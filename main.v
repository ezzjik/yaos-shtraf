==> flow/design.v <==
module main(clk, rst, d0, d1, d2, d3, d4, d5, d6, d7, row, col0, col1, action0, action1, action2, t_busy, r_busy, t_cell0, t_cell1, t_cell2, t_cell3, t_cell4, t_cell5, t_cell6, t_cell7, r_cell0, r_cell1, r_cell2, r_cell3, r_cell4, r_cell5, r_cell6, r_cell7);
input clk;
input rst;
input d0, d1, d2, d3, d4, d5, d6, d7;
input row;
input col0, col1;
input action0, action1, action2;
output t_busy, r_busy;
output t_cell0, t_cell1, t_cell2, t_cell3, t_cell4, t_cell5, t_cell6, t_cell7;
output r_cell0, r_cell1, r_cell2, r_cell3, r_cell4, r_cell5, r_cell6, r_cell7;
wire tx_wire;
transmitter tx_inst(
    clk,
    rst,
    d0, d1, d2, d3, d4, d5, d6, d7,
    row,
    col0, col1,
    action0, action1, action2,
    tx_wire,
    t_busy,
    t_cell0, t_cell1, t_cell2, t_cell3, t_cell4, t_cell5, t_cell6, t_cell7
);
receiver rx_inst(
    clk,
    rst,
    row,
    col0, col1,
    action0, action1, action2,
    tx_wire,
    r_busy,
    r_cell0, r_cell1, r_cell2, r_cell3, r_cell4, r_cell5, r_cell6, r_cell7
);
endmodule
module receiver(clk, rst, row, col0, col1, action0, action1, action2, rx, busy, cell0, cell1, cell2, cell3, cell4, cell5, cell6, cell7);
input clk;
input rst;
input row;
input col0, col1;
input action0, action1, action2;
input rx;
output busy;
output cell0, cell1, cell2, cell3, cell4, cell5, cell6, cell7;
reg busy;
reg cell0, cell1, cell2, cell3, cell4, cell5, cell6, cell7;
parameter W = 8;
parameter DIV = 3;
parameter PAR = 0;
wire [1:0] col = {col1, col0};
wire [2:0] action = {action2, action1, action0};
reg [7:0] M00, M01, M02, M03;
reg [7:0] M10, M11, M12, M13;
wire [7:0] cell_val;
assign cell_val = (row == 0) ? 
                  (col == 0) ? M00 :
                  (col == 1) ? M01 :
                  (col == 2) ? M02 : M03
                : (col == 0) ? M10 :
                  (col == 1) ? M11 :
                  (col == 2) ? M12 : M13;
always @(cell_val) begin
    {cell7, cell6, cell5, cell4, cell3, cell2, cell1, cell0} = cell_val;
end
reg [2:0] state;
reg [7:0] bit_counter;
reg [7:0] div_counter;
reg [7:0] shift_reg;
reg [2:0] cells_received;
reg [2:0] cells_to_receive;
reg [1:0] rx_row;
reg [1:0] rx_col;
reg [2:0] rx_action;
parameter IDLE = 0;
parameter DETECT_START = 1;
parameter RECEIVE_DATA = 2;
parameter RECEIVE_PARITY = 3;
parameter RECEIVE_STOP = 4;
parameter SAVE_CELL = 5;
parameter NEXT_RX_CELL = 6;
always @(posedge clk or posedge rst) begin
    if (rst) begin
        M00 <= 0; M01 <= 0; M02 <= 0; M03 <= 0;
        M10 <= 0; M11 <= 0; M12 <= 0; M13 <= 0;
        busy <= 0;
        state <= IDLE;
        bit_counter <= 0;
        div_counter <= 0;
        cells_received <= 0;
    end else begin
        case (state)
            IDLE: begin
                busy <= 0;
                bit_counter <= 0;
                div_counter <= 0;
                if (rx == 0) begin  
                    busy <= 1;
                    state <= DETECT_START;
                    rx_row <= row;
                    rx_col <= col;
                    rx_action <= action;
                    case (action)
                        2: cells_to_receive <= 1;
                        3: cells_to_receive <= 4;
                        4: cells_to_receive <= 2;
                        5: cells_to_receive <= 8;
                        default: cells_to_receive <= 0;
                    endcase
                end
            end
            DETECT_START: begin
                if (div_counter == (DIV/2) - 1) begin
                    div_counter <= 0;
                    state <= RECEIVE_DATA;
                end else begin
                    div_counter <= div_counter + 1;
                end
            end
            RECEIVE_DATA: begin
                if (div_counter == DIV - 1) begin
                    div_counter <= 0;
                    shift_reg[bit_counter] <= rx;
                    if (bit_counter == 7) begin
                        bit_counter <= 0;
                        if (PAR == 0) begin
                            state <= RECEIVE_STOP;
                        end else begin
                            state <= RECEIVE_PARITY;
                        end
                    end else begin
                        bit_counter <= bit_counter + 1;
                    end
                end else begin
                    div_counter <= div_counter + 1;
                end
            end
            RECEIVE_PARITY: begin
                if (div_counter == DIV - 1) begin
                    div_counter <= 0;
                    state <= RECEIVE_STOP;
                end else begin
                    div_counter <= div_counter + 1;
                end
            end
            RECEIVE_STOP: begin
                if (div_counter == DIV - 1) begin
                    div_counter <= 0;
                    state <= SAVE_CELL;
                end else begin
                    div_counter <= div_counter + 1;
                end
            end
            SAVE_CELL: begin
                case ({rx_row, rx_col})
                    3'b000: M00 <= shift_reg;
                    3'b001: M01 <= shift_reg;
                    3'b010: M02 <= shift_reg;
                    3'b011: M03 <= shift_reg;
                    3'b100: M10 <= shift_reg;
                    3'b101: M11 <= shift_reg;
                    3'b110: M12 <= shift_reg;
                    3'b111: M13 <= shift_reg;
                endcase
                cells_received <= cells_received + 1;
                if (cells_received + 1 >= cells_to_receive) begin
                    state <= IDLE;
                end else begin
                    state <= NEXT_RX_CELL;
                end
            end
            NEXT_RX_CELL: begin
                case (rx_action)
                    3: begin
                        if (rx_col == 3) begin
                            rx_col <= 0;
                        end else begin
                            rx_col <= rx_col + 1;
                        end
                    end
                    4: begin
                        if (rx_row == 1) begin
                            rx_row <= 0;
                        end else begin
                            rx_row <= rx_row + 1;
                        end
                    end
                    5: begin
                        if (rx_col == 3) begin
                            rx_col <= 0;
                            if (rx_row == 1) begin
                                rx_row <= 0;
                            end else begin
                                rx_row <= rx_row + 1;
                            end
                        end else begin
                            rx_col <= rx_col + 1;
                        end
                    end
                endcase
                state <= DETECT_START;
            end
            default: begin
                state <= IDLE;
            end
        endcase
    end
end
endmodule
module transmitter(clk, rst, d0, d1, d2, d3, d4, d5, d6, d7, row, col0, col1, action0, action1, action2, tx, busy, cell0, cell1, cell2, cell3, cell4, cell5, cell6, cell7);
input clk;
input rst;
input d0, d1, d2, d3, d4, d5, d6, d7;
input row;
input col0, col1;
input action0, action1, action2;
output tx;
output busy;
output cell0, cell1, cell2, cell3, cell4, cell5, cell6, cell7;
reg tx;
reg busy;
reg cell0, cell1, cell2, cell3, cell4, cell5, cell6, cell7;
parameter W = 8;
parameter DIV = 3;
parameter PAR = 0;
wire [7:0] d = {d7, d6, d5, d4, d3, d2, d1, d0};
wire [1:0] col = {col1, col0};
wire [2:0] action = {action2, action1, action0};
reg [7:0] M00, M01, M02, M03;
reg [7:0] M10, M11, M12, M13;
wire [7:0] cell_val;
assign cell_val = (row == 0) ? 
                  (col == 0) ? M00 :
                  (col == 1) ? M01 :
                  (col == 2) ? M02 : M03
                : (col == 0) ? M10 :
                  (col == 1) ? M11 :
                  (col == 2) ? M12 : M13;
always @(cell_val) begin
    {cell7, cell6, cell5, cell4, cell3, cell2, cell1, cell0} = cell_val;
end
reg [2:0] state;
reg [7:0] bit_counter;
reg [7:0] div_counter;
reg [7:0] shift_reg;
reg parity_bit;
reg [1:0] tx_row;
reg [1:0] tx_col;
reg [2:0] tx_action;
reg [3:0] cells_to_send;
reg [3:0] cells_sent;
wire [7:0] data_to_send;
assign data_to_send = 
    (tx_row == 0) ? 
        (tx_col == 0) ? M00 :
        (tx_col == 1) ? M01 :
        (tx_col == 2) ? M02 : M03
    : (tx_col == 0) ? M10 :
        (tx_col == 1) ? M11 :
        (tx_col == 2) ? M12 : M13;
parameter IDLE = 0;
parameter START_BIT = 1;
parameter DATA_BITS = 2;
parameter PARITY_BIT = 3;
parameter STOP_BIT = 4;
parameter NEXT_CELL = 5;
always @(posedge clk or posedge rst) begin
    if (rst) begin
        M00 <= 0; M01 <= 0; M02 <= 0; M03 <= 0;
        M10 <= 0; M11 <= 0; M12 <= 0; M13 <= 0;
        tx <= 1;
        busy <= 0;
        state <= IDLE;
        bit_counter <= 0;
        div_counter <= 0;
        cells_sent <= 0;
        tx_row <= 0;
        tx_col <= 0;
    end else begin
        case (state)
            IDLE: begin
                tx <= 1;
                busy <= 0;
                bit_counter <= 0;
                div_counter <= 0;
                cells_sent <= 0;
                if (action == 1) begin
                    case ({row, col})
                        3'b000: M00 <= d;
                        3'b001: M01 <= d;
                        3'b010: M02 <= d;
                        3'b011: M03 <= d;
                        3'b100: M10 <= d;
                        3'b101: M11 <= d;
                        3'b110: M12 <= d;
                        3'b111: M13 <= d;
                    endcase
                end else if (action >= 2 && action <= 5) begin
                    busy <= 1;
                    tx_action <= action;
                    case (action)
                        2: begin
                            cells_to_send <= 1;
                            tx_row <= row;
                            tx_col <= col;
                        end
                        3: begin
                            cells_to_send <= 4;
                            tx_row <= row;
                            tx_col <= 0;
                        end
                        4: begin
                            cells_to_send <= 2;
                            tx_row <= 0;
                            tx_col <= col;
                        end
                        5: begin
                            cells_to_send <= 8;
                            tx_row <= 0;
                            tx_col <= 0;
                        end
                    endcase
                    state <= START_BIT;
                    tx <= 0;
                end
            end
            START_BIT: begin
                if (div_counter == DIV - 1) begin
                    div_counter <= 0;
                    state <= DATA_BITS;
                    shift_reg <= data_to_send;
                end else begin
                    div_counter <= div_counter + 1;
                end
            end
            DATA_BITS: begin
                if (div_counter == DIV - 1) begin
                    div_counter <= 0;
                    tx <= shift_reg[0];
                    shift_reg <= {1'b0, shift_reg[7:1]};
                    if (bit_counter == 7) begin
                        bit_counter <= 0;
                        if (PAR == 0) begin
                            state <= STOP_BIT;
                        end else begin
                            state <= PARITY_BIT;
                            if (PAR == 1) begin
                                parity_bit <= ^data_to_send;
                            end else begin
                                parity_bit <= ~(^data_to_send);
                            end
                        end
                    end else begin
                        bit_counter <= bit_counter + 1;
                    end
                end else begin
                    div_counter <= div_counter + 1;
                end
            end
            PARITY_BIT: begin
                if (div_counter == DIV - 1) begin
                    div_counter <= 0;
                    tx <= parity_bit;
                    state <= STOP_BIT;
                end else begin
                    div_counter <= div_counter + 1;
                end
            end
            STOP_BIT: begin
                if (div_counter == DIV - 1) begin
                    div_counter <= 0;
                    tx <= 1;
                    cells_sent <= cells_sent + 1;
                    if (cells_sent + 1 >= cells_to_send) begin
                        state <= IDLE;
                    end else begin
                        state <= NEXT_CELL;
                    end
                end else begin
                    div_counter <= div_counter + 1;
                end
            end
            NEXT_CELL: begin
                case (tx_action)
                    3: begin
                        if (tx_col == 3) begin
                            tx_col <= 0;
                        end else begin
                            tx_col <= tx_col + 1;
                        end
                    end
                    4: begin
                        if (tx_row == 1) begin
                            tx_row <= 0;
                        end else begin
                            tx_row <= tx_row + 1;
                        end
                    end
                    5: begin
                        if (tx_col == 3) begin
                            tx_col <= 0;
                            if (tx_row == 1) begin
                                tx_row <= 0;
                            end else begin
                                tx_row <= tx_row + 1;
                            end
                        end else begin
                            tx_col <= tx_col + 1;
                        end
                    end
                endcase
                state <= START_BIT;
                tx <= 0;
            end
            default: begin
                state <= IDLE;
            end
        endcase
    end
end
endmodule
# Tool chain data of main
# What the tools print for main, step after step.
# Lines are those of the file above, counted from 1.
# Library cell names are shortened.
# Not given: -
dict set report setup {
  design {main}
  clk_port {clk}
  lib {sky130hd}
  lib_corner {tt_025C_1v80}
}

# Word level
# Yosys after proc, flatten, opt, wreduce and memory -nomap, before mapping. Memory bits, and registers merged into a memory's read port (data or address), are not among the register bits. Print and check cells are not counted. Equal cells are merged and count once.
dict set report word_totals {
  reg_bits 213
  input_bits 16
  out_inout_bits 18
}
dict set report op_classes {
  n_addsub 11
  compare 4
  equal 69
  shifts 2
  mux 87
  n_logic 6
  reduce_and_logical 58
}
# operator n
set op_table {}
lappend op_table {{2-to-1 mux 8 bit} 30}
lappend op_table {{parallel mux 8 bit (select 2 bit)} 4}
lappend op_table {{== test 3 bit with constant B} 15}
lappend op_table {{2-to-1 mux 3 bit} 15}
lappend op_table {{>= comparator 32 x 3 -> 1 bit} 1}
lappend op_table {{>= comparator 32 x 4 -> 1 bit} 1}
lappend op_table {{adder 8 x 1 -> 8 bit with constant B} 4}
lappend op_table {{parallel mux 2 bit (select 2 bit)} 8}
lappend op_table {{== test 3 x 2 -> 1 bit with constant B} 10}
lappend op_table {{AND reduction 3 bit} 10}
lappend op_table {{2-to-1 mux 2 bit} 14}
lappend op_table {{parallel mux 8 bit (select 3 bit)} 1}
lappend op_table {{!= test 2 x 1 -> 1 bit with constant B} 11}
lappend op_table {{AND reduction 2 bit} 11}
lappend op_table {{parallel mux 3 bit (select 7 bit)} 1}
lappend op_table {{parallel mux 3 bit (select 6 bit)} 1}
lappend op_table {{== test 4 x 3 -> 1 bit with constant B} 4}
lappend op_table {{AND reduction 4 bit} 4}
lappend op_table {{== test 8 x 2 -> 1 bit with constant B} 2}
lappend op_table {{== test 8 x 3 -> 1 bit with constant B} 2}
lappend op_table {{parallel mux 4 bit (select 4 bit)} 1}
lappend op_table {{AND reduction 5 bit} 3}
lappend op_table {{nonzero test 5 bit} 3}
lappend op_table {{nonzero test 2 bit} 6}
lappend op_table {{OR reduction 2 bit} 6}
lappend op_table {{== test 3 x 1 -> 1 bit with constant B} 4}
lappend op_table {{!= test 3 x 2 -> 1 bit with constant B} 4}
lappend op_table {{AND reduction 6 bit} 2}
# Not listed: further kinds 33, cells in them 59.

# Longest topological paths
# Depth = most cells in a row (Yosys ltp): at word level without a register or memory, in the mapped netlist without a sequential cell, where the memories' decode and read muxes count.
dict set report logic_depth {
  depth_word 7
  abc_area 0
  ltp_mapped 8
}

# Synthesis result
# Source: synth_stat.txt of the flow (Yosys; design flattened, memories mapped). It holds for the ABC_AREA given above (unset counts as 0); a run with the other value may have another netlist.
dict set report mapped {
  stdcells 902
  area_um2 11106.9
  ffs 218
}
# type n area_total_um2
set by_type {}
lappend by_type {dfrtp_1 182 4.55E+03}
lappend by_type {mux2_2 156 1.76E+03}
lappend by_type {edfxtp_1 33 990.95}
lappend by_type {mux4_2 36 810.778}
lappend by_type {ha_1 27 337.824}
lappend by_type {nand2_1 83 311.549}
lappend by_type {o21ai_0 46 230.221}
lappend by_type {nand3_1 35 175.168}
lappend by_type {nor2_1 37 138.883}
lappend by_type {mux2i_1 13 130.125}
lappend by_type {a21oi_1 20 100.096}
lappend by_type {clkbuf_1 26 97.594}
lappend by_type {inv_1 26 97.594}
lappend by_type {nor2b_1 14 87.584}
lappend by_type {a31oi_1 13 81.328}
lappend by_type {and3_1 13 81.328}
lappend by_type {a211o_1 9 78.826}
lappend by_type {a22o_1 9 78.826}
# Other cell types: 40; their cells: 124.
# By module: a second synthesis without flattening, with its own total; a netlist apart from the flattened one above.
dict set report hier_totals {
  hier_cells 948
  area_unflattened_um2 11562.3
}
# Each row is one instance without its submodules.
# mod instances cells area_um2
set by_module {}
lappend by_module {transmitter 1 516 6158.4}
lappend by_module {receiver 1 432 5403.9}
lappend by_module {main 1 0 0.0}

# Path before layout
# OpenSTA on the mapped netlist: ideal clock, no wires. The path of least setup slack (recovery checks aside). Input and output delay are each 20% of the period. Register names are those of the netlist, which keeps one name where synthesis merged equal registers.
dict set report synth_timing {
  path_type {in2reg}
  startpoint {input port rst}
  endpoint {register tx_inst.cells_to_send[0]}
  clock_period_ns 6.04
  input_delay_ns 1.208
  setup_time_ns 0.320
  t_first_pin_ns 1.208
  arrival_ns 5.679
  setup_slack_ns 0.041
  delay_ns 4.791
  driving_pins 2
  path_buffers 0
  period_less_setup_slack_ns 5.999
}
# "delay_ns" = arrival - input delay + setup time.
# "driving_pins" counts driving pins, that of a launching flip-flop among them; a cell with two outputs on the path counts twice.
# "period_less_setup_slack_ns" = period - worst setup slack (recovery checks aside). The figure is calculated, with input and output delays left at 20% of the set period.
# The rows between start and end are the longest chain of elaborated cells between them; the timing report does not say that the signal goes this way. Where chains are equally long, one stands for them.
# Each line given opens the expression or statement behind the cell; cells for indexed reads and writes are added by Yosys, which also makes memories of some case tables.
# A register here has more assigning lines than the two given.
dict set report synth_via {
  cell_sequence {inv_1 > and3_1}
  elab_chain_cells 2
  cells_between 2
  cone_lines 0
}
# item line
set synth_lines {}
lappend synth_lines {{start, declared} 3} ;# input rst;
lappend synth_lines {{NOT 1 bit} -}
lappend synth_lines {{AND reduction 5 bit} -}
lappend synth_lines {{end, assigned} 300} ;# cells_to_send <= 1;
lappend synth_lines {{end, assigned} 305} ;# cells_to_send <= 4;
lappend synth_lines {{end, declared} 247} ;# reg [3:0] cells_to_send;

# Timing after layout
# Path of least setup slack in the final report of flow run B (OpenROAD, finished layout, wires in). Where an end is a register, its clock arrival counts in the times.
dict set report layout_timing {
  path_type {in2out}
  startpoint {input port col1}
  endpoint {output port t_cell5}
  clock_period_ns 8.75
  input_delay_ns 1.75
  output_delay_ns 1.75
  t_first_pin_ns 1.75
  arrival_ns 4.61
  setup_slack_ns 2.39
  driving_pins 6
  path_buffers 3
}
# The rows between start and end are the longest chain of elaborated cells between them; the timing report does not say that the signal goes this way. Where chains are equally long, one stands for them.
dict set report layout_via {
  cell_sequence {buf_2 > nor2b_2 > buf_4 > mux4_2 > mux2_2 > clkdlybuf4s50_1}
  elab_chain_cells 5
  cells_between 10
}
# item line
set layout_lines {}
lappend layout_lines {{start, declared} 6} ;# input col0, col1;
lappend layout_lines {{== test 2 bit} 232} ;# (col == 2) ? M02 : M03
lappend layout_lines {{2-to-1 mux 8 bit} 232}
lappend layout_lines {{2-to-1 mux 8 bit} 231} ;# (col == 1) ? M01 :
lappend layout_lines {{2-to-1 mux 8 bit} 230} ;# (col == 0) ? M00 :
lappend layout_lines {{2-to-1 mux 8 bit} 229} ;# assign cell_val = (row == 0) ?
lappend layout_lines {{end, declared} 9} ;# output t_cell0, t_cell1, t_cell2, t_cell3, t_cell4, t_cell5, t_cell6, t_cell7;

# Design main on sky130hd. What follows are 2 stored runs of the flow, each under its own settings; their order means nothing. The constraints put input and output delay at 20% of the set period each and load the outputs with 0.01 pF.
# "achievedPeriod_ns": clock period set for the run, less the worst setup slack. It is reckoned from that one timing run; input and output delays stay at 20% of the period that was set.
# "worst_path_allowed_less_slack_ns" is the time allowed to the run's worst setup path (the clock period less input and output delay, where it has them) less its slack. Clock arrival times count: a late capture clock shortens it, a late launch clock lengthens it.
# "design_power_uw" is the tool's figure for a default switching activity; nothing was simulated.
run="flow run A" settings period_ns=10.8 CORE_UTILIZATION=58 PLACE_DENSITY=0.38 HOLD_SLACK_MARGIN=0.25 CORE_ASPECT_RATIO=1.03 CORE_MARGIN=7 CELL_PAD_IN_SITES_GLOBAL_PLACEMENT=3 TNS_END_PERCENT=40 ABC_AREA=0 CAP_MARGIN=30 SLEW_MARGIN=20
run="flow run A" outcome="did not finish, placement stopped with GPL-0301"
run="flow run B" settings period_ns=8.75 CAP_MARGIN=20 CORE_MARGIN=2 CORE_UTILIZATION=40 SLEW_MARGIN=20
run="flow run B" results design_die_area_um2=29116.3 design_power_uw=2395 achievedPeriod_ns=6.355 hold_ws_ns=0.494 post_synth_area_um2=11106.9 tns_setup_ns=0.000 stdcell_area_um2=12525.8 setup_ws_ns=2.395 post_route_util_pct=46.2 worst_path_allowed_less_slack_ns=2.86 path_kind="in2out"
