==> flow/design.v <==
module transmitter_fsm(clk, rst, d0, d1, d2, d3, d4, d5, d6, d7, row, col0, col1, action0, action1, action2, tx, busy, cell0, cell1, cell2, cell3, cell4, cell5, cell6, cell7);
input clk;
input rst;
input d0, d1, d2, d3, d4, d5, d6, d7;
input row;
input col0, col1;
input action0, action1, action2;
output tx;
output busy;
output cell0, cell1, cell2, cell3, cell4, cell5, cell6, cell7;
reg [2:0] cu_state;
reg [2:0] cu_next_state;
reg cu_load_matrix;
reg cu_start_transmission;
reg cu_load_shift_reg;
reg cu_shift_enable;
reg cu_update_bit_counter;
reg cu_update_div_counter;
reg cu_update_cell_indices;
reg cu_reset_counters;
reg cu_calculate_parity;
reg cu_set_tx_start;
reg cu_set_tx_data;
reg cu_set_tx_parity;
reg cu_set_tx_stop;
reg cu_set_busy;
reg cu_clear_busy;
parameter CU_IDLE        = 3'd0;
parameter CU_START_BIT   = 3'd1;
parameter CU_DATA_BITS   = 3'd2;
parameter CU_PARITY_BIT  = 3'd3;
parameter CU_STOP_BIT    = 3'd4;
parameter CU_NEXT_CELL   = 3'd5;
reg [7:0] dp_M00, dp_M01, dp_M02, dp_M03;
reg [7:0] dp_M10, dp_M11, dp_M12, dp_M13;
reg [7:0] dp_shift_reg;
reg [7:0] dp_bit_counter;
reg [7:0] dp_div_counter;
reg dp_parity_bit;
reg [1:0] dp_tx_row;
reg [1:0] dp_tx_col;
reg [2:0] dp_tx_action;
reg [3:0] dp_cells_to_send;
reg [3:0] dp_cells_sent;
reg dp_tx;
reg dp_busy;
reg [7:0] dp_cell;
wire dp_div_max = (dp_div_counter == 8'd2);   
wire dp_bit_max = (dp_bit_counter == 8'd7);   
wire dp_cells_done = (dp_cells_sent >= dp_cells_to_send);
wire [7:0] dp_d = {d7, d6, d5, d4, d3, d2, d1, d0};
wire [1:0] dp_col = {col1, col0};
wire [2:0] dp_action = {action2, action1, action0};
parameter W = 8;
parameter DIV = 3;
parameter PAR = 0;
always @(*) begin
    cu_load_matrix = 0;
    cu_start_transmission = 0;
    cu_load_shift_reg = 0;
    cu_shift_enable = 0;
    cu_update_bit_counter = 0;
    cu_update_div_counter = 0;
    cu_update_cell_indices = 0;
    cu_reset_counters = 0;
    cu_calculate_parity = 0;
    cu_set_tx_start = 0;
    cu_set_tx_data = 0;
    cu_set_tx_parity = 0;
    cu_set_tx_stop = 0;
    cu_set_busy = 0;
    cu_clear_busy = 0;
    cu_next_state = cu_state;
    case (cu_state)
        CU_IDLE: begin
            cu_clear_busy = 1;
            cu_reset_counters = 1;
            if (dp_action == 3'd1) begin
                cu_load_matrix = 1;
            end
            else if (dp_action >= 3'd2 && dp_action <= 3'd5) begin
                cu_start_transmission = 1;
                cu_set_busy = 1;
                cu_next_state = CU_START_BIT;
            end
        end
        CU_START_BIT: begin
            cu_set_busy = 1;
            cu_set_tx_start = 1;
            if (dp_div_max) begin
                cu_load_shift_reg = 1;
                cu_next_state = CU_DATA_BITS;
            end
            else begin
                cu_update_div_counter = 1;
            end
        end
        CU_DATA_BITS: begin
            cu_set_busy = 1;
            cu_set_tx_data = 1;
            if (dp_div_max) begin
                cu_shift_enable = 1;
                if (dp_bit_max) begin
                    if (PAR == 0) begin
                        cu_next_state = CU_STOP_BIT;
                    end
                    else begin
                        cu_calculate_parity = 1;
                        cu_next_state = CU_PARITY_BIT;
                    end
                end
                else begin
                    cu_update_bit_counter = 1;
                end
            end
            else begin
                cu_update_div_counter = 1;
            end
        end
        CU_PARITY_BIT: begin
            cu_set_busy = 1;
            cu_set_tx_parity = 1;
            if (dp_div_max) begin
                cu_next_state = CU_STOP_BIT;
            end
            else begin
                cu_update_div_counter = 1;
            end
        end
        CU_STOP_BIT: begin
            cu_set_busy = 1;
            cu_set_tx_stop = 1;
            if (dp_div_max) begin
                if (dp_cells_done) begin
                    cu_next_state = CU_IDLE;
                end
                else begin
                    cu_update_cell_indices = 1;
                    cu_next_state = CU_NEXT_CELL;
                end
            end
            else begin
                cu_update_div_counter = 1;
            end
        end
        CU_NEXT_CELL: begin
            cu_set_busy = 1;
            cu_next_state = CU_START_BIT;
        end
    endcase
end
always @(posedge clk or posedge rst) begin
    if (rst) begin
        cu_state <= CU_IDLE;
    end
    else begin
        cu_state <= cu_next_state;
    end
end
always @(posedge clk or posedge rst) begin
    if (rst) begin
        dp_M00 <= 8'b0; dp_M01 <= 8'b0; dp_M02 <= 8'b0; dp_M03 <= 8'b0;
        dp_M10 <= 8'b0; dp_M11 <= 8'b0; dp_M12 <= 8'b0; dp_M13 <= 8'b0;
        dp_shift_reg <= 8'b0;
        dp_bit_counter <= 8'b0;
        dp_div_counter <= 8'b0;
        dp_parity_bit <= 1'b0;
        dp_tx_row <= 2'b0;
        dp_tx_col <= 2'b0;
        dp_tx_action <= 3'b0;
        dp_cells_to_send <= 4'b0;
        dp_cells_sent <= 4'b0;
        dp_tx <= 1'b1;
        dp_busy <= 1'b0;
        dp_cell <= 8'b0;
    end
    else begin
        if (cu_reset_counters) begin
            dp_bit_counter <= 8'b0;
            dp_div_counter <= 8'b0;
        end
        if (cu_load_matrix) begin
            case ({row, dp_col})
                3'b000: dp_M00 <= dp_d;
                3'b001: dp_M01 <= dp_d;
                3'b010: dp_M02 <= dp_d;
                3'b011: dp_M03 <= dp_d;
                3'b100: dp_M10 <= dp_d;
                3'b101: dp_M11 <= dp_d;
                3'b110: dp_M12 <= dp_d;
                3'b111: dp_M13 <= dp_d;
            endcase
        end
        if (cu_start_transmission) begin
            dp_tx_action <= dp_action;
            dp_tx_row <= row;
            dp_tx_col <= dp_col;
            dp_cells_sent <= 4'b0;
            case (dp_action)
                3'd2: dp_cells_to_send <= 4'd1;
                3'd3: dp_cells_to_send <= 4'd4;
                3'd4: dp_cells_to_send <= 4'd2;
                3'd5: dp_cells_to_send <= 4'd8;
                default: dp_cells_to_send <= 4'b0;
            endcase
        end
        if (cu_update_div_counter) begin
            dp_div_counter <= dp_div_counter + 1;
        end
        if (cu_load_shift_reg) begin
            case ({dp_tx_row, dp_tx_col})
                3'b000: dp_shift_reg <= dp_M00;
                3'b001: dp_shift_reg <= dp_M01;
                3'b010: dp_shift_reg <= dp_M02;
                3'b011: dp_shift_reg <= dp_M03;
                3'b100: dp_shift_reg <= dp_M10;
                3'b101: dp_shift_reg <= dp_M11;
                3'b110: dp_shift_reg <= dp_M12;
                3'b111: dp_shift_reg <= dp_M13;
            endcase
            dp_div_counter <= 8'b0;
        end
        if (cu_shift_enable) begin
            dp_shift_reg <= {1'b0, dp_shift_reg[7:1]};
            dp_div_counter <= 8'b0;
        end
        if (cu_update_bit_counter) begin
            dp_bit_counter <= dp_bit_counter + 1;
        end
        if (cu_calculate_parity) begin
            if (PAR == 1) begin
                dp_parity_bit <= ^dp_shift_reg;
            end
            else if (PAR == 2) begin
                dp_parity_bit <= ~(^dp_shift_reg);
            end
        end
        if (cu_update_cell_indices) begin
            dp_cells_sent <= dp_cells_sent + 1;
            case (dp_tx_action)
                3'd3: begin  
                    if (dp_tx_col == 2'd3) begin
                        dp_tx_col <= 2'd0;
                    end
                    else begin
                        dp_tx_col <= dp_tx_col + 1;
                    end
                end
                3'd4: begin  
                    if (dp_tx_row == 1'b1) begin
                        dp_tx_row <= 1'b0;
                    end
                    else begin
                        dp_tx_row <= dp_tx_row + 1;
                    end
                end
                3'd5: begin  
                    if (dp_tx_col == 2'd3) begin
                        dp_tx_col <= 2'd0;
                        if (dp_tx_row == 1'b1) begin
                            dp_tx_row <= 1'b0;
                        end
                        else begin
                            dp_tx_row <= dp_tx_row + 1;
                        end
                    end
                    else begin
                        dp_tx_col <= dp_tx_col + 1;
                    end
                end
            endcase
        end
        if (cu_set_tx_start) begin
            dp_tx <= 1'b0;
        end
        else if (cu_set_tx_data) begin
            dp_tx <= dp_shift_reg[0];
        end
        else if (cu_set_tx_parity) begin
            dp_tx <= dp_parity_bit;
        end
        else if (cu_set_tx_stop) begin
            dp_tx <= 1'b1;
        end
        if (cu_set_busy) begin
            dp_busy <= 1'b1;
        end
        else if (cu_clear_busy) begin
            dp_busy <= 1'b0;
        end
        case ({row, dp_col})
            3'b000: dp_cell <= dp_M00;
            3'b001: dp_cell <= dp_M01;
            3'b010: dp_cell <= dp_M02;
            3'b011: dp_cell <= dp_M03;
            3'b100: dp_cell <= dp_M10;
            3'b101: dp_cell <= dp_M11;
            3'b110: dp_cell <= dp_M12;
            3'b111: dp_cell <= dp_M13;
            default: dp_cell <= 8'b0;
        endcase
    end
end
assign tx = dp_tx;
assign busy = dp_busy;
assign {cell7, cell6, cell5, cell4, cell3, cell2, cell1, cell0} = dp_cell;
endmodule
======== Tool chain data of transmitter_fsm ========
What the tools print for transmitter_fsm, step after step.
Lines are those of the file above, counted from 1.
Library cell names are shortened.
A cell with -- has no value.
set-up
  top module .............................. transmitter_fsm
  clock ................................... clk
  library ................................. sky130hd
  timing corner ........................... tt_025C_1v80

======== After elaboration ========
Yosys after proc, flatten, opt, wreduce and memory -nomap, before mapping. Memory bits, and registers merged into a memory's read port (data or address), are not among the register bits. Print and check cells are not counted. Equal cells are merged and count once.
bit counts
  flip-flop bits (word level) ............. 116
cells by class
  add/subtract/negate cells ............... 5
  magnitude comparators ................... 3
  eq/ne operators ......................... 38
  mux-type cells .......................... 58
  reductions and logical operators ........ 25
operators by type and width
  operator                                                          count
  8-bit case mux with 8-bit select                                  2
  8-bit 2-to-1 mux                                                  7
  3-bit == test (second input constant)                             10
  1-bit 2-to-1 mux                                                  27
  3-bit 2-to-1 mux                                                  8
  3-bit by 2-bit == test with 1-bit output (second input constant)  7
  2-bit AND reduction                                               9
  3-bit case mux with 6-bit select                                  1
  4-bit by 3-bit == test with 1-bit output (second input constant)  4
  8-bit by 1-bit adder with 8-bit output (second input constant)    2
  4-bit case mux with 4-bit select                                  1
  2-bit 2-to-1 mux                                                  8
  2-bit inequality test (second input constant)                     7
  3-bit by 1-bit == test with 1-bit output (second input constant)  3
  9-bit nonzero test                                                1
  2-bit nonzero test                                                4
  4-bit by 2-bit == test with 1-bit output (second input constant)  2
  4-bit nonzero test                                                2
  8-bit by 2-bit == test with 1-bit output (second input constant)  1
  8-bit by 3-bit == test with 1-bit output (second input constant)  1
  8-bit AND reduction                                               1
  4-bit 2-to-1 mux                                                  2
  3-bit logical NOT                                                 2
  6-bit nonzero test                                                1
  5-bit OR reduction                                                1
  2-bit by 1-bit adder with 2-bit output (second input constant)    2
  4-bit by 1-bit adder with 4-bit output (second input constant)    1
  4-bit by 1-bit == test with 1-bit output (second input constant)  1
Not listed: further kinds 11, cells in them 11.

======== Logic depth ========
Longest topological path by Yosys (ltp), each cell counted once; first at word level (registers and memories cut), then after technology mapping (sequential cells cut; the memories' decode and read muxes count).
logic depth
  depth in word-level cells ............... 9
  ABC_AREA ................................ 0
  gate-level depth with buffers ........... 10
  mapped depth without buffers ............ 7

======== After synthesis ========
Source: synth_stat.txt of the flow (Yosys; design flattened, memories mapped). It holds for the ABC_AREA given above (unset counts as 0); a run with the other value may have another netlist.
mapped netlist
  standard cells after synthesis .......... 589
  chip area (Yosys) ....................... 6103.4 um2
  mapped flip-flops ....................... 118
  buffers ................................. 37
cell types
  type      count
  dfrtp_1   116
  mux2_2    63
  o21ai_0   48
  nand2_1   49
  nand3_1   33
  ha_1      12
  a221oi_1  17
  nor2_1    34
  clkbuf_1  28
  mux2i_1   10
  a22oi_1   13
  a21oi_1   19
  inv_1     22
  a22o_1    8
  dfstp_2   2
  mux4_2    2
  nand2b_1  7
  xor2_1    5
Not listed: further types 49, cells in them 101.

======== Worst setup path after synthesis ========
Path of least setup slack by OpenSTA after synthesis, without wires, with an ideal clock, recovery checks aside; 20% of the period is set as input and as output delay. Where synthesis merged equal registers, the netlist keeps one of their names.
timing post-synthesis
  kind .................................... register to register
  start ................................... reg dp_div_counter[0]
  end ..................................... reg dp_shift_reg[0]
  period .................................. 2.64 ns
  setup time .............................. 0.066 ns
  launch time at the first pin ............ 0.000 ns
  arrival time ............................ 2.166 ns
  data required time ...................... 2.574 ns
  path slack .............................. 0.407 ns
  delay of the path ....................... 2.232 ns
  driving pins on the path ................ 10
  synthesis period reached ................ 2.233 ns
"delay of the path" is the arrival time less input delay plus setup time.
"driving pins on the path" counts driving pins, that of a launching flip-flop among them; a cell with two outputs on the path counts twice.
"synthesis period reached" = period - worst setup slack (recovery checks aside). The figure is calculated, with input and output delays left at 20% of the set period.
Between the ends stands the longest chain of elaborated cells between them, by number of cells; it is not shown to be the way that was timed. Of several equally long chains one is given.
A line is the first line of the expression or statement that the cell stems from. Yosys adds cells for indexed reads and writes and turns some case tables into memories.
At most two assigning lines are given for a register; there are more.
on the way, post-synthesis
  cells stage by stage .................... dfrtp_1 inv_1 ha_1 or3b_2 buf_2 or2_1 buf_6 or3_4 nor3_2 a221o_1
  cells in the longest elaborated chain ... 5
  elaborated cells between the ends (all ways) .. 9
  those cells by class .................... eq/ne: 1; mux: 5; reduce/logical: 3
RTL lines, path post-synthesis
  item                                      RTL line  RTL
  start: declaration                        38        reg [7:0] dp_div_counter;
  start: assignment                         166       dp_div_counter <= 8'b0;
  start: assignment                         208       dp_div_counter <= dp_div_counter + 1;
  8-bit by 2-bit == test with 1-bit output  48        wire dp_div_max = (dp_div_counter == 8'd2);
  1-bit 2-to-1 mux                          90        if (dp_div_max) begin
  1-bit 2-to-1 mux                          74        case (cu_state)
  8-bit 2-to-1 mux                          210       if (cu_load_shift_reg) begin
  8-bit 2-to-1 mux                          223       if (cu_shift_enable) begin
  end: assignment                           219       3'b111: dp_shift_reg <= dp_M13;
  end: assignment                           224       dp_shift_reg <= {1'b0, dp_shift_reg[7:1]};
  end: declaration                          36        reg [7:0] dp_shift_reg;

======== Timing after layout ========
From the final timing report of job 1: the path of least setup slack in the routed layout; clock arrival at registers is part of the times.
timing after layout
  kind .................................... input to register
  start ................................... in action1
  end ..................................... reg dp_M13[0]
  period .................................. 4.61 ns
  setup time .............................. 0.11 ns
  launch time at the first pin ............ 0.92 ns
  arrival time ............................ 3.70 ns
  data required time ...................... 4.91 ns
  path slack .............................. 1.21 ns
  driving pins on the path ................ 6
Between the ends stands the longest chain of elaborated cells between them, by number of cells; it is not shown to be the way that was timed. Of several equally long chains one is given.
on the way, after layout
  cells stage by stage .................... clkdlybuf4s50_1 nand2b_1 nor3b_1 and2_0 nand3_1 mux2_2
  cells in the longest elaborated chain ... 4
  elaborated cells between the ends (all ways) .. 4
  those cells by class .................... eq/ne: 1; mux: 2; reduce/logical: 1
RTL lines, path after layout
  item                                      RTL line  RTL
  start: declaration                        7         input action0, action1, action2;
  3-bit by 1-bit == test with 1-bit output  78        if (dp_action == 3'd1) begin
  1-bit 2-to-1 mux                          78
  1-bit 2-to-1 mux                          74        case (cu_state)
  2-bit AND reduction                       --
  end: assignment                           163       dp_M10 <= 8'b0; dp_M11 <= 8'b0; dp_M12 <= 8'b0; dp_M13 <= 8'b0;
  end: assignment                           191       3'b111: dp_M13 <= dp_d;
  end: declaration                          35        reg [7:0] dp_M10, dp_M11, dp_M12, dp_M13;

Top module transmitter_fsm; platform sky130hd; tools Yosys and OpenROAD; 2 stored runs in no particular order. Input and output delays are each 20% of the period that was set; the output load is 0.01 pF.
"achieved clock period (ns)" is the run's clock period less its worst setup slack. It is reckoned from that one timing run; input and output delays stay at 20% of the period that was set.
"worst setup path time (ns)" is the time allowed to the run's worst setup path (the clock period less input and output delay, where it has them) less its slack. Clock arrival times count: a late capture clock shortens it, a late launch clock lengthens it.
"finish__power__total" rests on the timing tool's default activity at the inputs, not on a simulated workload.

Flow files of job 1
==> flow/run.sh <==
#!/bin/bash
# the make line also repeats the synthesis and layout settings of config.mk as NAME=value (left out here)
make -C /OpenROAD-flow-scripts/flow DESIGN_CONFIG=/design/flow/config.mk WORK_HOME=/design/flow/orfs CLKGATE_MAP_FILE= finish
==> flow/config.mk <==
export PLATFORM = sky130hd
export DESIGN_NAME = transmitter_fsm
export DESIGN_NICKNAME = transmitter_fsm
export VERILOG_FILES = /design/flow/design.v
export SDC_FILE = /design/flow/constraint.sdc
export NUM_CORES = 4
export LEC_CHECK = 0
export CAP_MARGIN = 20
export CORE_MARGIN = 2
export CORE_UTILIZATION = 40
export SLEW_MARGIN = 20
==> flow/constraint.sdc <==
create_clock -name core_clock -period 4.61 [get_ports {clk}]
set_input_delay 0.9220 -clock core_clock [delete_from_list [all_inputs] [get_ports {clk}]]
set_output_delay 0.9220 -clock core_clock [all_outputs]
set_load 0.01 [all_outputs]

report of job 1
yosys chip area after synthesis (um^2): 6103.4
finish__design__die__area: 16262.6
finish__design__instance__area__stdcell: 7129.3
finish__design__instance__utilization: 0.4742
finish__timing__setup__ws: 1.212
finish__timing__setup__tns: 0.000
finish__timing__hold__ws: 0.465
finish__power__total: 3.232e-03
achieved clock period (ns): 3.398
worst setup path time (ns): 2.48
worst setup path kind: input to register

Flow files of job 2
==> flow/run.sh <==
#!/bin/bash
# the make line also repeats the synthesis and layout settings of config.mk as NAME=value (left out here)
make -C /OpenROAD-flow-scripts/flow DESIGN_CONFIG=/design/flow/config.mk WORK_HOME=/design/flow/orfs CLKGATE_MAP_FILE= finish
==> flow/config.mk <==
export PLATFORM = sky130hd
export DESIGN_NAME = transmitter_fsm
export DESIGN_NICKNAME = transmitter_fsm
export VERILOG_FILES = /design/flow/design.v
export SDC_FILE = /design/flow/constraint.sdc
export NUM_CORES = 4
export LEC_CHECK = 0
export CAP_MARGIN = 5
export CORE_MARGIN = 2
export CORE_UTILIZATION = 63
export CTS_CLUSTER_DIAMETER = 262
export GPL_ROUTABILITY_DRIVEN = 0
export PLACE_DENSITY = 0.94
export SETUP_SLACK_MARGIN = 0.19
export SLEW_MARGIN = 20
export TNS_END_PERCENT = 75
==> flow/constraint.sdc <==
create_clock -name core_clock -period 1.99 [get_ports {clk}]
set_input_delay 0.3980 -clock core_clock [delete_from_list [all_inputs] [get_ports {clk}]]
set_output_delay 0.3980 -clock core_clock [all_outputs]
set_load 0.01 [all_outputs]

report of job 2
yosys chip area after synthesis (um^2): 6103.4
finish__design__die__area: 10490.9
finish__design__instance__area__stdcell: 8570.7
finish__design__instance__utilization: 0.9188
finish__timing__setup__ws: -0.534
finish__timing__setup__tns: -14.499
finish__timing__hold__ws: 0.108
finish__power__total: 8.902e-03
achieved clock period (ns): 2.524
worst setup path time (ns): 2.52
worst setup path kind: register to register
